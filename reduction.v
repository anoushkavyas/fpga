==> flow/design.v <==
module Sub(a,b,cin,diff,borrow);
input [31:0] a;
input [31:0] b;
output [31:0] diff;
output borrow;
input cin;
sub one(a[3:0],b[3:0],cin,diff[3:0],b1);
sub second(a[7:4],b[7:4],b1,diff[7:4],b2);
sub third(a[11:8],b[11:8],b2,diff[11:8],b3);
sub fourth(a[15:12],b[15:12],b3,diff[15:12],b4);
sub fifth(a[19:16],b[19:16],b4,diff[19:16],b5);
sub sixth(a[23:20],b[23:20],b5,diff[23:20],b6);
sub seventh(a[27:24],b[27:24],b6,diff[27:24],b7);
sub eigth(a[31:28],b[31:28],b7,diff[31:28],borrow);
endmodule
module sub(a,b,cin,diff,borrow);
input [3:0] a;
input [3:0] b;
output [3:0] diff;
input cin;
output borrow;
fa f(a[0], ~b[0],cin,diff[0], c1);
fa s(a[1], ~b[1],c1 ,diff[1], c2);
fa t(a[2], ~b[2],c2 ,diff[2], c3);
fa fi(a[3], ~b[3],c3 ,diff[3],borrow);
endmodule
module Adder_32(input_1,input_2,carry_in,sum,carry);
input [31:0] input_1;
input [31:0] input_2;
input [0:0] carry_in;
output [31:0] sum;
output [0:0] carry;
wire [31:0] addition;
wire c0,c1,c2,c3,c4,c5,c6,c7;
Ripple_Carry_Adder rca0(input_1[3:0],input_2[3:0],carry_in,addition[3:0],c0);
Ripple_Carry_Adder rca1(input_1[7:4],input_2[7:4],c0,addition[7:4],c1);
Ripple_Carry_Adder rca2(input_1[11:8],input_2[11:8],c1,addition[11:8],c2);
Ripple_Carry_Adder rca3(input_1[15:12],input_2[15:12],c2,addition[15:12],c3);
Ripple_Carry_Adder rca4(input_1[19:16],input_2[19:16],c3,addition[19:16],c4);
Ripple_Carry_Adder rca5(input_1[23:20],input_2[23:20],c4,addition[23:20],c5);
Ripple_Carry_Adder rca6(input_1[27:24],input_2[27:24],c5,addition[27:24],c6);
Ripple_Carry_Adder rca7(input_1[31:28],input_2[31:28],c6,addition[31:28],c7);
assign sum = addition;
assign carry =c7 ;
endmodule
module Comparator(a,b,l,g,eq);
input [31:0] a;
input [31:0] b;
output l,g,eq;
comp16 f_32(a[15:0], b[15:0],lt0,gt0, equ0);
comp16 s_32(a[31:16], b[31:16],lt1,gt1, equ1);
assign l=(lt0 | lt1) && (~gt1);
assign g=(gt0 | gt1) && (~lt1);
assign eq=equ0 && equ1;
endmodule
module comp16(a,b,l,g,eq);
input [15:0] a;
input [15:0] b;
output l,g,eq;
comp8 f_16(a[7:0], b[7:0],lt0,gt0, equ0);
comp8 s_16(a[15:8], b[15:8],lt1,gt1, equ1);
assign l=(lt0 | lt1) && (~gt1);
assign g=(gt0 | gt1) && (~lt1);
assign eq=equ0 && equ1;
endmodule
module comp_2(a,b,l,g,eq);
input [1:0] a;
input [1:0] b;
output l,g,eq;
assign lt1= (~a[1])&&b[1];
assign lt2= (~a[0]) && (~a[1]) && b[0];
assign lt3= (~a[0])&& b[1] && b[0];
assign l= lt1 | lt2 | lt3;
assign gt1=a[0] && (~b[1]) && (~b[0]);
assign gt2= a[1] && (~b[1]);
assign gt3= a[0] && a[1] && (~b[0]);
assign g= gt1 | gt2 | gt3;
assign e1=a[0]&&b[0];
assign e2=(~a[0])&&(~b[0]);
assign eq1=e1 | e2;
assign e3= a[1] && b[1];
assign e4= (~a[1]) && (~b[1]);
assign eq2= e3 | e4;
assign eq= eq1 && eq2;
endmodule
module comp4(a,b,l,g,eq);
input [3:0] a;
input [3:0] b;
output l,g,eq;
comp_2 f_4(a[1:0], b[1:0],lt0,gt0, equ0);
comp_2 s_4(a[3:2], b[3:2],lt1,gt1, equ1);
assign l=(lt0 | lt1) && (~gt1);
assign g=(gt0 | gt1) && (~lt1);
assign eq=equ0 && equ1;
endmodule
module comp8(a,b,l,g,eq);
input [7:0] a;
input [7:0] b;
output l,g,eq;
comp4 f_8(a[3:0], b[3:0],lt0,gt0, equ0);
comp4 s_8(a[7:4], b[7:4],lt1,gt1, equ1);
assign l=(lt0 | lt1) && (~gt1);
assign g=(gt0 | gt1) && (~lt1);
assign eq=equ0 && equ1;
endmodule
module divison(page_rank,out_deg,clk,reset,quotient,done);
input [31:0] page_rank,out_deg;
input clk,reset;
output reg [31:0] quotient;
output reg done=0;
reg state; 
reg [31:0] q,r;
reg [31:0] reg_a, reg_b;
wire [31:0] sum,diff;
parameter s_wait=1'b0, first=1'b1;
Comparator comp(r,reg_b,l,g,eq);
Sub subtract(r,reg_b,32'b1,diff,borrow);
Adder_32 add(q,32'b1,32'b0,sum,carry);
always @(posedge clk, negedge reset)
begin
	state <= s_wait;
	if(!reset)
	begin
		quotient<=0;
	end
	else
	begin
		case(state)
		s_wait: begin
		reg_a <= page_rank;  
		reg_b <= out_deg;
		state<=first;
		q <= 0;
		r <= page_rank;
		end
		first: begin
		if(g || eq)
		begin
			q<=sum;
			r<=diff;
			state <= first;
		end
		if(l)
		begin	
			state <=s_wait;
			quotient <= q;	
			done = 1;
		end
		end
		endcase
	end
end
endmodule
module fa(a, b, c,s, c_out);
input a,b,c;
output s,c_out;
ha first(a,b,c1,s1);
ha second(s1,c,c2,s2);
assign s=s2;
assign c_out= c1 | c2;
endmodule
module ha(a, b, c,s);
input a,b;
output s,c;
assign s=a^b;
assign c=a&b;
endmodule
module Ripple_Carry_Adder(in1,in2,cin,fadd,cout);
input [3:0] in1;
input [3:0] in2;
input cin;
output [3:0] fadd;
output [0:0] cout;
wire [3:0] addition;
wire c0,c1,c2,c3;
fa fa0(in1[0],in2[0],cin,addition[0],c0);
fa fa1(in1[1],in2[1],c0,addition[1],c1);
fa fa2(in1[2],in2[2],c1,addition[2],c2);
fa fa3(in1[3],in2[3],c2,addition[3],c3);
assign fadd=addition;
assign cout=c3;
endmodule
module Single_Reduction(sum,page_rank,out_deg,clk,reset,new_sum,done);
input [31:0] sum;
input [31:0] page_rank;
input [31:0] out_deg;
input clk;
input reset;
output reg [31:0] new_sum;
output reg [0:0] done;
reg [31:0] final_quotient;
reg [1:0] state;
reg [31:0] reg_page_rank, reg_out_deg, reg_sum;
parameter s_wait=2'b00, compute_quotient=2'b01,compute_sum=2'b10;
wire [31:0] quotient,temp_sum;
reg [0:0] valid;
divison div(reg_page_rank,reg_out_deg,clk,reset,quotient,done_prev);
Adder_32 add(sum,quotient,0,temp_sum,carry);
always @(posedge clk, negedge reset)
begin
	state <= s_wait;
	if(!reset)
	begin
		new_sum<=0;
		valid<=1;		
	end
	else
	begin
		case(state)	
		s_wait: begin
		reg_page_rank <= page_rank;  
		reg_out_deg <= out_deg;
		reg_sum<=sum;
		state<=compute_quotient;
		valid<=0;
		end
		compute_quotient: begin
		if(done_prev==1)
		begin
			final_quotient<=quotient;
			state<=compute_sum;
			valid<=1;
		end
		else begin
			done<=done_prev;
		end
		end
		compute_sum: begin
			if(valid==1)
			begin
				new_sum<={carry,temp_sum};
				done<=1;
			end
		end
		endcase
	end
end
endmodule
### From RTL to reports: Single_Reduction

What the tools print for Single_Reduction, step after step.
Line numbers count from 1 in the design file above.
Not given: --

| set-up | value |
|---|---|
| top module | Single_Reduction |
| clock port | clk |
| cell library | sky130hd |
| library corner | tt_025C_1v80 |

### Word-level counts

Counts by Yosys on the flattened word-level netlist (proc, flatten, opt, wreduce; memories kept). Register bits leave out memories and registers merged into their read ports (data or address). Print and check cells are left out. Cells with the same type and inputs are merged into one.

| cells by class | value |
|---|---|
| eq/ne operators | 7 |
| mux-type cells | 16 |
| bitwise logic cells | 593 |
| reductions and logical operators | 297 |

Operators by type and width:

| cell | number |
|---|---|
| 1-bit logical AND | 285 |
| 1-bit bitwise OR | 187 |
| 1-bit XOR | 157 |
| 1-bit AND | 152 |
| 32-bit parallel mux with 2-bit select | 2 |
| 1-bit inverter | 97 |
| 32-bit two-way mux | 2 |
| 2-bit AND reduction | 6 |
| 2-bit inequality test (second input constant) | 4 |
| 1-bit two-way mux | 7 |
| 1-bit parallel mux with 2-bit select | 3 |
| 2-bit nonzero test | 2 |
| 4-bit AND reduction | 1 |
| 2-bit parallel mux with 2-bit select | 1 |
| 3-bit AND reduction | 1 |
| 2-bit by 1-bit equality test with 1-bit output (second input constant) | 1 |
| 2-bit by 1-bit inequality test with 1-bit output (second input constant) | 1 |
| 2-bit equality test (second input constant) | 1 |
| 2-bit logical NOT | 1 |
| 2-bit two-way mux | 1 |
| 1-bit logical OR | 1 |

| bit counts | value |
|---|---|
| flip-flop bits (word level) | 230 |
| elaborated cells | 925 |

### Depth

Yosys ltp: most cells in a row. Word level: on the elaborated netlist, between registers, memories and ports. Mapped: between sequential cells and ports; inverters and the memories' decode and read muxes count.

| depth | value |
|---|---|
| depth after elaboration | 66 |
| ABC_AREA | 0 |
| gate-level depth with buffers | 34 |

### Netlist

Source: synth_stat.txt of the flow (Yosys; design flattened, memories mapped). It holds for the ABC_AREA given above (unset counts as 0); a run with the other value may have another netlist.

Cells by type:

| cell type | number | total area (um^2) |
|---|---|---|
| sky130_fd_sc_hd__edfxtp_1 | 162 | 4.86E+03 |
| sky130_fd_sc_hd__dfrtp_1 | 67 | 1.68E+03 |
| sky130_fd_sc_hd__fa_1 | 60 | 1.2E+03 |
| sky130_fd_sc_hd__ha_1 | 79 | 988.448 |
| sky130_fd_sc_hd__mux2_2 | 58 | 653.126 |
| sky130_fd_sc_hd__inv_1 | 89 | 334.07 |
| sky130_fd_sc_hd__mux2i_1 | 24 | 240.23 |
| sky130_fd_sc_hd__and2_1 | 34 | 212.704 |
| sky130_fd_sc_hd__nand2b_1 | 21 | 131.376 |
| sky130_fd_sc_hd__a211oi_1 | 13 | 97.594 |
| sky130_fd_sc_hd__a21oi_1 | 19 | 95.091 |
| sky130_fd_sc_hd__a31oi_1 | 12 | 75.072 |
| sky130_fd_sc_hd__mux2_1 | 6 | 67.565 |
| sky130_fd_sc_hd__nor2_1 | 15 | 56.304 |
| sky130_fd_sc_hd__a31o_2 | 6 | 52.55 |
| sky130_fd_sc_hd__dfstp_2 | 2 | 52.55 |
| sky130_fd_sc_hd__nand4_1 | 8 | 50.048 |
| sky130_fd_sc_hd__o31ai_1 | 6 | 45.043 |

Not listed: further types 18, cells in them 48.

| synthesis totals | value |
|---|---|
| cells in the netlist | 729 |
| mapped area | 11200.7 um^2 |
| area of sequential cells | 6593.8 um^2 |
| flip-flop cells | 231 |
| buffers | 14 |

By module: a second synthesis without flattening, with its own total; a netlist apart from the flattened one above.

| unflattened totals | value |
|---|---|
| cells (unflattened synthesis) | 949 |
| area total of the unflattened synthesis | 13177.6 um^2 |

Each row is one instance without its submodules.

Modules:

| module | times used | cells | area (um^2) | sequential area (um^2) |
|---|---|---|---|---|
| divison | 1 | 245 | 4897.2 | 3738.6 |
| Single_Reduction | 1 | 147 | 3422.0 | 2855.2 |
| ha | 192 | 1 | 12.5 | 0.0 |
| comp_2 | 16 | 12 | 83.8 | 0.0 |
| fa | 96 | 1 | 6.3 | 0.0 |
| comp4 | 8 | 3 | 26.3 | 0.0 |
| sub | 8 | 4 | 15.0 | 0.0 |
| comp8 | 4 | 3 | 26.3 | 0.0 |
| comp16 | 2 | 3 | 26.3 | 0.0 |
| Comparator | 1 | 3 | 26.3 | 0.0 |
| Adder_32 | 2 | 0 | 0.0 | 0.0 |
| Ripple_Carry_Adder | 16 | 0 | 0.0 | 0.0 |
| Sub | 1 | 0 | 0.0 | 0.0 |

### Timing after synthesis

Source: OpenSTA report_checks on the synthesized netlist (no wires, ideal clock, input and output delay 20% of the period each), path of least setup slack; recovery checks are left aside. Register names are those of the netlist, which keeps one name where synthesis merged equal registers.

| timing post-synthesis | value |
|---|---|
| path type | in2reg |
| from | input sum[0] |
| to | register new_sum[30] |
| period | 16900 ps |
| external input delay | 3380 ps |
| arrival | 15240 ps |
| data required time | 16775 ps |
| path slack | 1535 ps |
| delay of the path | 11985 ps |
| driving pins on the path | 32 |
| path buffers | 0 |
| synthesis period reached | 15365 ps |

"delay of the path" is the arrival time less input delay plus setup time.
"driving pins on the path" counts driving pins, that of a launching flip-flop among them; a cell with two outputs on the path counts twice.
"synthesis period reached" = period - worst setup slack (recovery checks aside). The figure is calculated, with input and output delays left at 20% of the set period.
The rows between start and end are the longest chain of elaborated cells between them; the timing report does not say that the signal goes this way. Where chains are equally long, one stands for them.
A line is the first line of the expression or statement that the cell stems from. Yosys adds cells for indexed reads and writes and turns some case tables into memories.

| on the way, post-synthesis | value |
|---|---|
| cell sequence | sky130_fd_sc_hd__ha_1 -> sky130_fd_sc_hd__fa_1 -> sky130_fd_sc_hd__fa_1 -> sky130_fd_sc_hd__fa_1 -> sky130_fd_sc_hd__fa_1 -> sky130_fd_sc_hd__fa_1 -> sky130_fd_sc_hd__fa_1 -> sky130_fd_sc_hd__fa_1 -> sky130_fd_sc_hd__fa_1 -> sky130_fd_sc_hd__fa_1 -> sky130_fd_sc_hd__fa_1 -> sky130_fd_sc_hd__fa_1 -> sky130_fd_sc_hd__fa_1 -> sky130_fd_sc_hd__fa_1 -> sky130_fd_sc_hd__fa_1 -> sky130_fd_sc_hd__fa_1 -> sky130_fd_sc_hd__fa_1 -> sky130_fd_sc_hd__fa_1 -> sky130_fd_sc_hd__fa_1 -> sky130_fd_sc_hd__fa_1 -> sky130_fd_sc_hd__fa_1 -> sky130_fd_sc_hd__fa_1 -> sky130_fd_sc_hd__fa_1 -> sky130_fd_sc_hd__fa_1 -> sky130_fd_sc_hd__fa_1 -> sky130_fd_sc_hd__fa_1 -> sky130_fd_sc_hd__fa_1 -> sky130_fd_sc_hd__fa_1 -> sky130_fd_sc_hd__fa_1 -> sky130_fd_sc_hd__fa_1 -> sky130_fd_sc_hd__fa_1 -> sky130_fd_sc_hd__mux2_2 |
| cells in the longest elaborated chain | 60 |
| elaborated cells on any way between the ends | 60 |
| classes of those cells | 60 x logic |

RTL lines, path post-synthesis:

| what | line | source |
|---|---|---|
| start, declared | 184 | `input [31:0] sum;` |
| 1-bit AND x2 | 166 | `assign c=a&b;` |
| 1-bit bitwise OR | 160 | `assign c_out= c1 \| c2;` |
| 1-bit AND | 166 |  |
| 1-bit bitwise OR | 160 |  |
| 1-bit AND | 166 |  |
| 1-bit bitwise OR | 160 |  |
| 1-bit AND | 166 |  |
| [... 45 more ...] | -- |  |
| 1-bit AND | 166 |  |
| 1-bit bitwise OR | 160 |  |
| 1-bit AND | 166 |  |
| 1-bit bitwise OR | 160 |  |
| 1-bit AND | 166 |  |
| 1-bit bitwise OR | 160 |  |
| 1-bit XOR | 165 | `assign s=a^b;` |
| end, assigned | 204 | `new_sum<=0;` |
| end, assigned | 231 | `new_sum<={carry,temp_sum};` |
| end, declared | 189 | `output reg [31:0] new_sum;` |

Nets of the timed path that keep an RTL name, with a line that drives or declares them; the list need not be complete.

Named nets, post-synthesis:

| signal | line |
|---|---|
| add.rca7.fa2.s | 165 |

### Timing after layout

Path of least setup slack in the final report of stored run 1 (OpenROAD, finished layout, wires in). Where an end is a register, its clock arrival counts in the times.
The path's times are printed in steps of 10 ps; the period is the one set.

| timing after layout | value |
|---|---|
| path type | in2reg |
| from | input sum[0] |
| to | register new_sum[30] |
| period | 9270 ps |
| external input delay | 1850 ps |
| arrival | 12920 ps |
| data required time | 9680 ps |
| path slack | -3240 ps |
| driving pins on the path | 33 |
| path buffers | 1 |

The rows between start and end are the longest chain of elaborated cells between them; the timing report does not say that the signal goes this way. Where chains are equally long, one stands for them.

| on the way, after layout | value |
|---|---|
| cell sequence | sky130_fd_sc_hd__buf_6 -> sky130_fd_sc_hd__ha_4 -> sky130_fd_sc_hd__fa_2 -> sky130_fd_sc_hd__fa_2 -> sky130_fd_sc_hd__fa_2 -> sky130_fd_sc_hd__fa_2 -> sky130_fd_sc_hd__fa_2 -> sky130_fd_sc_hd__fa_2 -> sky130_fd_sc_hd__fa_2 -> sky130_fd_sc_hd__fa_2 -> sky130_fd_sc_hd__fa_2 -> sky130_fd_sc_hd__fa_2 -> sky130_fd_sc_hd__fa_2 -> sky130_fd_sc_hd__fa_2 -> sky130_fd_sc_hd__fa_2 -> sky130_fd_sc_hd__fa_2 -> sky130_fd_sc_hd__fa_2 -> sky130_fd_sc_hd__fa_2 -> sky130_fd_sc_hd__fa_2 -> sky130_fd_sc_hd__fa_2 -> sky130_fd_sc_hd__fa_2 -> sky130_fd_sc_hd__fa_2 -> sky130_fd_sc_hd__fa_2 -> sky130_fd_sc_hd__fa_2 -> sky130_fd_sc_hd__fa_2 -> sky130_fd_sc_hd__fa_2 -> sky130_fd_sc_hd__fa_2 -> sky130_fd_sc_hd__fa_2 -> sky130_fd_sc_hd__fa_2 -> sky130_fd_sc_hd__fa_2 -> sky130_fd_sc_hd__fa_2 -> sky130_fd_sc_hd__fa_2 -> sky130_fd_sc_hd__mux2_4 |
| cells in the longest elaborated chain | 60 |
| elaborated cells on any way between the ends | 60 |
| classes of those cells | 60 x logic |

RTL lines, path after layout:

| what | line | source |
|---|---|---|
| start, declared | 184 | `input [31:0] sum;` |
| 1-bit AND x2 | 166 | `assign c=a&b;` |
| 1-bit bitwise OR | 160 | `assign c_out= c1 \| c2;` |
| 1-bit AND | 166 |  |
| 1-bit bitwise OR | 160 |  |
| 1-bit AND | 166 |  |
| 1-bit bitwise OR | 160 |  |
| 1-bit AND | 166 |  |
| [... 45 more ...] | -- |  |
| 1-bit AND | 166 |  |
| 1-bit bitwise OR | 160 |  |
| 1-bit AND | 166 |  |
| 1-bit bitwise OR | 160 |  |
| 1-bit AND | 166 |  |
| 1-bit bitwise OR | 160 |  |
| 1-bit XOR | 165 | `assign s=a^b;` |
| end, assigned | 204 | `new_sum<=0;` |
| end, assigned | 231 | `new_sum<={carry,temp_sum};` |
| end, declared | 189 | `output reg [31:0] new_sum;` |

Nets of the timed path that keep an RTL name, with a line that drives or declares them; the list need not be complete.

Named nets, after layout:

| signal | line |
|---|---|
| add.rca7.fa2.s | 165 |

Hand-over note for Single_Reduction

Top module Single_Reduction; platform sky130hd; tools Yosys and OpenROAD; 2 stored runs in no particular order. Input and output delays are each 20% of the period that was set; the output load is 0.01 pF.
By "power consumption" is meant OpenSTA's value without simulated activity: inputs other than the clock are taken to toggle once in ten clock periods, and the tool carries that through the logic.
A setting shown as -- is not set for that run.

| run | period_ns | CORE_UTILIZATION | PLACE_DENSITY_LB_ADDON | CORE_ASPECT_RATIO | TNS_END_PERCENT | GPL_TIMING_DRIVEN | GPL_ROUTABILITY_DRIVEN | CTS_CLUSTER_DIAMETER | CAP_MARGIN | CORE_MARGIN | SLEW_MARGIN | SETUP_SLACK_MARGIN | CELL_PAD_IN_SITES_DETAIL_PLACEMENT | CTS_CLUSTER_SIZE | MAX_ROUTING_LAYER | mapped cell area after synthesis (um^2) | full die area (um^2) | power consumption (uW) | worst hold slack in the final report (ps) | setup total negative slack (ps) | worst slack on setup checks (ps) | standard-cell area after routing (um^2) |
|---|---|---|---|---|---|---|---|---|---|---|---|---|---|---|---|---|---|---|---|---|---|---|
| stored run 1 | 9.27 | 35 | 0.22 | 0.64 | 60 | 1 | 1 | 360 | 15 | 2 | 20 | -- | -- | -- | -- | 11200.7 | 33485.6 | 4307 | 408 | -34224 | -3240 | 14207.4 |
| stored run 2 | 18.6 | 21 | 0.04 | 1.44 | 5 | 1 | -- | 268 | 35 | 2 | 20 | 3.46 | 1 | 31 | met4 | 11200.7 | 55230.4 | 1936 | 404 | 0 | 3711 | 13790.7 |

End of note.
